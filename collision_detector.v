==> flow/design.v <==
module collision_detector(clock, ball_x, ball_y, paddle_x,paddle_y, brick_out, enable_brick_detector,
						 paddle_collision, brick_collision, h_ball_direction, v_ball_direction);
	input [7:0] ball_x, paddle_x;
	input [6:0] ball_y, paddle_y;
	input [18:0] brick_out;  
	input enable_brick_detector;  
	input clock;  
	input h_ball_direction, v_ball_direction;
	output reg paddle_collision;
	output reg [1:0] brick_collision;  
	wire [2:0] color;
	assign color = brick_out[2:0]; 
	wire [1:0] direction; 
	assign direction = {h_ball_direction, v_ball_direction}; 
	wire hq, vq; 
	assign hq = h_ball_direction;
	assign vq = v_ball_direction;
	wire [7:0] ball_x1 = ball_x;
	wire [6:0] ball_y1 = ball_y;
	wire [7:0] ball_x2 = ball_x + 2'd2;
	wire [6:0] ball_y2 = ball_y;
	wire [7:0] ball_x3 = ball_x1;
	wire [6:0] ball_y3 = ball_y + 2'd2;
	wire [7:0] ball_x4 = ball_x + 2'd2;
	wire [6:0] ball_y4 = ball_y + 2'd2; 
	wire [7:0] h_ball_x1 = ball_x - 1'd1;
	wire [6:0] h_ball_y1 = ball_y;
	wire [7:0] h_ball_x2 = ball_x + 2'd3;
	wire [6:0] h_ball_y2 = ball_y;
	wire [7:0] h_ball_x3 = ball_x - 1'd1;
	wire [6:0] h_ball_y3 = ball_y + 2'd2;
	wire [7:0] h_ball_x4 = ball_x + 2'd3;
	wire [6:0] h_ball_y4 = ball_y + 2'd2; 
	wire [7:0] v_ball_x1 = ball_x;
	wire [6:0] v_ball_y1 = ball_y - 1'd1;
	wire [7:0] v_ball_x2 = ball_x + 2'd2;
	wire [6:0] v_ball_y2 = ball_y - 1'd1;
	wire [7:0] v_ball_x3 = ball_x1;
	wire [6:0] v_ball_y3 = ball_y + 2'd3;
	wire [7:0] v_ball_x4 = ball_x + 2'd2;
	wire [6:0] v_ball_y4 = ball_y + 2'd3; 
	wire [7:0] top_left_x 	= ball_x - 1'd1; 
	wire [6:0] top_left_y 	= ball_y - 1'd1; 
	wire [7:0] top_right_x 	= ball_x + 2'd3; 
	wire [6:0] top_right_y 	= ball_y - 1'd1; 
	wire [7:0] bot_left_x 	= ball_x - 1'd1; 
	wire [6:0] bot_left_y 	= ball_y + 2'd3; 
	wire [7:0] bot_right_x 	= ball_x + 2'd3; 
	wire [6:0] bot_right_y 	= ball_y + 2'd3; 
	wire [7:0] paddle_x1 = paddle_x;
	wire [7:0] paddle_x2 = paddle_x + 5'd19;
	wire [6:0] paddle_y1 = paddle_y;
	wire [6:0] paddle_y2 = paddle_y;  
	wire [7:0] brick_x1 = brick_out[18:11];
	wire [6:0] brick_y1 = brick_out[9:3];
	wire [7:0] brick_x2 = brick_out[18:11] + 4'd15;
	wire [6:0] brick_y2 = brick_out[9:3];
	wire [7:0] brick_x3 = brick_out[18:11];
	wire [6:0] brick_y3 = brick_out[9:3] + 2'd3;
	wire [7:0] brick_x4 = brick_out[18:11] + 4'd15;
	wire [6:0] brick_y4 = brick_out[9:3] + 2'd3;  
	always @ (*) 
	begin 
		if (
			(((ball_x3 <= paddle_x1) && (paddle_x1 <= ball_x4)) ||
		     ((ball_x3 <= paddle_x2) && (paddle_x2 <= ball_x4)) ||
	 	     ((paddle_x1 <= ball_x3) && (ball_x3 <= paddle_x2))) && 
	 	     (ball_y3 == paddle_y1)
	 	  )
	 	  begin
	 	  	paddle_collision = 1;
	 	  end
	 	else
	 		paddle_collision = 0;
    end 
	always @ (posedge clock)
	begin
		if ((enable_brick_detector) && (ball_y1 < 7'd34))
		begin
			if (color == 3'd0)
				brick_collision = 2'b00;
			else if (
			((direction == 2'b11) && (brick_x1 ==  bot_right_x) && (brick_y1 == bot_right_y)) ||
			((direction == 2'b10) && (brick_x3 ==  top_right_x) && (brick_y3 == top_right_y)) ||
			((direction == 2'b01) && (brick_x2 ==  bot_left_x) && (brick_y2 == bot_left_y)) ||
			((direction == 2'b00) && (brick_x4 ==  top_left_x) && (brick_y4 == top_left_y))
			)
				brick_collision = 2'b11;  
			else if (
				((((v_ball_x1 <= brick_x3) && (brick_x3 <= v_ball_x2))||
				((v_ball_x1 <= brick_x4) && (brick_x4 <= v_ball_x2))||
				((brick_x3 <= v_ball_x1) && (v_ball_x1 <= brick_x4)))&&
				(v_ball_y1 == brick_y3)) ||
				((((v_ball_x3 <= brick_x1) && (brick_x1 <= v_ball_x4))||
				((v_ball_x3 <= brick_x2) && (brick_x2 <= v_ball_x4))||
				((brick_x1 <= ball_x3) && (v_ball_x3 <= brick_x2)))&&
				(v_ball_y3 == brick_y1)))
				brick_collision = 2'b01;  
			else if(((((h_ball_y2 <= brick_y1) && (brick_y1 <= h_ball_y4))||
				((h_ball_y2 <= brick_y3) && (brick_y3 <= h_ball_y4))||
				((brick_y1 <= h_ball_y2) && (h_ball_y2 <= brick_y3))) &&
				(h_ball_x2 == brick_x1)) ||
				 ((((h_ball_y1 <= brick_y2) && (brick_y2 <= h_ball_y3))||
				((h_ball_y1 <= brick_y4) && (brick_y4 <= h_ball_y3))||
				((brick_y2 <= h_ball_y1) && (h_ball_y1 <= brick_y4))) &&
				(h_ball_x1 == brick_x2)))
				brick_collision = 2'b10;  
			else
				brick_collision = 2'b00;
		end 
		else 
			brick_collision = 2'b00; 
	end 
endmodule
**From RTL to reports: collision_detector**

Tool output for the design above, in the order of the flow.
Lines are those of the file above, counted from 1.
Operators: Yosys type, input widths -> output width; for muxes data width and select width s.
Cell names lack the library's common part.
The mark n/a stands for no value.

- Top: collision_detector
- Clock input: clock
- Library: sky130hd
- Timing corner: tt_025C_1v80

**Elaborated design**

Counts by Yosys on the flattened word-level netlist (proc, flatten, opt, wreduce; memories kept). Register bits leave out memories and registers merged into their read ports (data or address); mux counts leave out enables and synchronous resets folded into registers. Print and check cells are left out.

- Add/sub/neg operators: 9
- Magnitude comparators: 16
- Eq/ne operators: 12
- Muxes and demuxes: 4
- Bitwise gates (word level): 1
- Reductions and logical operators: 37

Operators with widths:

| operator | number |
|---|---|
| $le 8x8->1 | 10 |
| $le 7x7->1 | 5 |
| $eq 7x7->1 | 5 |
| $eq 8x8->1 | 4 |
| $logic_and 1x1->1 | 23 |
| $add 7x2->7 const B | 3 |
| $add 8x2->8 const B | 2 |
| $logic_or 1x1->1 | 11 |
| $sub 8x1->8 const B | 1 |
| $add 8x4->8 const B | 1 |
| $add 8x5->8 const B | 1 |
| $sub 7x1->7 const B | 1 |
| $lt 7x6->1 const B | 1 |
| $mux 2 | 3 |
| $eq 2x2->1 const B | 2 |
| $logic_not 3->1 | 1 |
| $eq 2x1->1 const B | 1 |
| $logic_not 2->1 | 1 |
| $reduce_or 2->1 | 1 |
| $not 1->1 | 1 |
| $mux 1 | 1 |

- Register bits after elaboration: 2
- Bits of input ports: 53
- Output and inout port bits: 3
- Elaborated cells: 80

**Logic depth**

Longest topological path by Yosys (ltp), each cell counted once; first at word level (registers and memories cut), then after technology mapping (sequential cells cut; the memories' decode and read muxes count).

- Depth in word-level cells: 10
- ABC_AREA: 0
- Gate-level depth with buffers: 13

**Netlist**

The flow's flattened synthesis, as Yosys stat reports it; memories are mapped. The netlist is that of the ABC_AREA named above (0 if unset); the other value can give another one.

- Mapped cells: 469
- Cell area after synthesis: 3,608.5 sq um
- Sequential part of the area: 40.0 sq um
- Mapped flip-flops: 2
- Buffers: 10

Cell types:

| cell type | number |
|---|---|
| ha_1 | 95 |
| xnor2_1 | 51 |
| xor2_1 | 20 |
| inv_1 | 46 |
| a21oi_1 | 31 |
| a21o_1 | 16 |
| o21ai_0 | 23 |
| nand3_1 | 16 |
| nand2_1 | 21 |
| nand4_1 | 12 |
| nor2_1 | 20 |
| nor3_1 | 12 |
| a211oi_1 | 7 |
| nand4b_1 | 6 |
| o21a_1 | 6 |
| nand2b_1 | 7 |
| dfxtp_1 | 2 |
| nor2b_1 | 6 |

Not listed: further types 37, cells in them 72.

**Timing after synthesis**

OpenSTA on the mapped netlist: ideal clock, no wires. The path of least setup slack (recovery checks aside). Input and output delay are each 20% of the period. Register names are those of the netlist, which keeps one name where synthesis merged equal registers.

- Path type: input-to-reg
- Start: input port ball_y[4]
- End: register brick_collision[1]
- Clock period: 3.22 ns
- Input delay: 0.644 ns
- Library setup time: 0.115 ns
- Time at the first pin: 0.644 ns
- Arrival time: 2.996 ns
- Required time: 3.105 ns
- Path slack: 0.109 ns
- Path delay: 2.467 ns
- Driving pins on the path: 12
- Path buffers: 1
- Synthesis period reached: 3.111 ns

"path delay" is the arrival time less input delay plus setup time.
"driving pins on the path" counts driving pins, that of a launching flip-flop among them; a cell with two outputs on the path counts twice.
"synthesis period reached" = period - worst setup slack (recovery checks aside). The figure is calculated, with input and output delays left at 20% of the set period.
Between the ends stands the longest chain of elaborated cells between them, by number of cells; it is not shown to be the way that was timed. Of several equally long chains one is given.
A line is the first line of the expression or statement that the cell stems from. Yosys adds cells for indexed reads and writes and turns some case tables into memories.
At most two assigning lines are given for a register; there are more.

- Cells stage by stage: clkbuf_1 nand3_1 xnor2_1 inv_1 ha_1 nand3_1 o21ai_0 o211ai_1 or4b_2 o22ai_1 a311oi_1 o21a_1
- Length of the longest elaborated chain: 10

Ends and longest elaborated chain, after synthesis:

| element | RTL line | text |
|---|---|---|
| from (decl) | 4 | `input [6:0] ball_y, paddle_y;` |
| $add 7x2->7 | 33 | `wire [6:0] h_ball_y4 = ball_y + 2'd2;` |
| $le 7x7->1 | 99 | `else if(((((h_ball_y2 <= brick_y1) && (brick_y1 <= h_ball_y4))\|\|` |
| $logic_and 1x1->1 | 99 |  |
| $logic_or 1x1->1 x2 | 99 |  |
| $logic_and 1x1->1 | 99 |  |
| $logic_or 1x1->1 | 99 |  |
| $mux 2 | 99 |  |
| $mux 2 | 89 | `else if (` |
| $mux 2 | 82 | `else if (` |
| to (assign) | 81 | `brick_collision = 2'b00;` |
| to (assign) | 88 | `brick_collision = 2'b11;` |
| to (decl) | 10 | `output reg [1:0] brick_collision;` |

**Path in the finished layout**

Path of least setup slack in the final report of run 2 (OpenROAD, finished layout, wires in). Where an end is a register, its clock arrival counts in the times.

- Path type: input-to-output
- Start: input port ball_x[3]
- End: output port paddle_collision
- Clock period: 2.33 ns
- Input delay: 0.47 ns
- Time at the first pin: 0.47 ns
- Arrival time: 2.34 ns
- Required time: 1.86 ns
- Path slack: -0.48 ns
- Driving pins on the path: 12
- Path buffers: 2

Between the ends stands the longest chain of elaborated cells between them, by number of cells; it is not shown to be the way that was timed. Of several equally long chains one is given.

- Cells stage by stage: buf_2 and3_4 nand3_2 xnor2_2 ha_1 a21o_1 a21oi_2 o21ai_2 o31ai_4 o21ai_1 a21oi_1 buf_2
- Length of the longest elaborated chain: 7

Ends and longest elaborated chain, after layout:

| element | RTL line | text |
|---|---|---|
| from (decl) | 3 | `input [7:0] ball_x, paddle_x;` |
| $add 8x2->8 | 24 | `wire [7:0] ball_x4 = ball_x + 2'd2;` |
| $le 8x8->1 | 65 | `(((ball_x3 <= paddle_x1) && (paddle_x1 <= ball_x4)) \|\|` |
| $logic_and 1x1->1 | 65 |  |
| $logic_or 1x1->1 x2 | 65 |  |
| $logic_and 1x1->1 | 65 |  |
| $mux 1 | 64 | `if (` |
| to (decl) | 9 | `output reg paddle_collision;` |

# Flow runs of collision_detector

Record of 2 stored runs of the RTL-to-layout flow on collision_detector, platform sky130hd. The runs are unordered. Constraints: input delay and output delay 20% of the set period each, output load 0.01 pF.
"clock period reached" means the clock period less the worst setup slack. The figure is calculated, with input and output delays left at 20% of the set period.
"allowed time less slack (worst setup path)" means the part of the period allowed to the worst setup path (the constraints hold back 20% at inputs and 20% at outputs) less its slack; where the path has registers, the arrival times of their clocks count too.
"power consumption" is the tool's figure for a default switching activity; nothing was simulated.

### Run 1

Settings: `period_ns=4.69`, `CORE_UTILIZATION=54`, `PLACE_DENSITY_LB_ADDON=0.05`, `HOLD_SLACK_MARGIN=0.29`, `CORE_MARGIN=3`, `CELL_PAD_IN_SITES_DETAIL_PLACEMENT=2`, `TNS_END_PERCENT=70`, `ABC_AREA=1`, `CTS_CLUSTER_SIZE=90`, `CAP_MARGIN=0`, `MIN_ROUTING_LAYER=met1`, `SLEW_MARGIN=20`

Did not finish, placement stopped with DPL-0033.

### Run 2

Settings: `period_ns=2.33`, `CORE_UTILIZATION=18`, `HOLD_SLACK_MARGIN=0.0`, `CORE_MARGIN=8`, `CELL_PAD_IN_SITES_GLOBAL_PLACEMENT=0`, `TNS_END_PERCENT=70`, `CTS_CLUSTER_DIAMETER=281`, `CAP_MARGIN=15`, `SLEW_MARGIN=35`, `MIN_ROUTING_LAYER=met1`

- Setup slack of the critical path: -0.477 ns
- Total die area: 24,833.0 sq um
- Standard-cell area after layout: 6,438.7 sq um
- Power consumption: 1,709 uW
- Setup total negative slack: -1.367 ns
- Utilization: 32.9 %
- Chip area in the Yosys report: 3,608.5 sq um
- Clock period reached: 2.807 ns
- Allowed time less slack (worst setup path): 1.88 ns
- Worst setup path type: input-to-output
- Worst hold slack in the final report: 0.820 ns
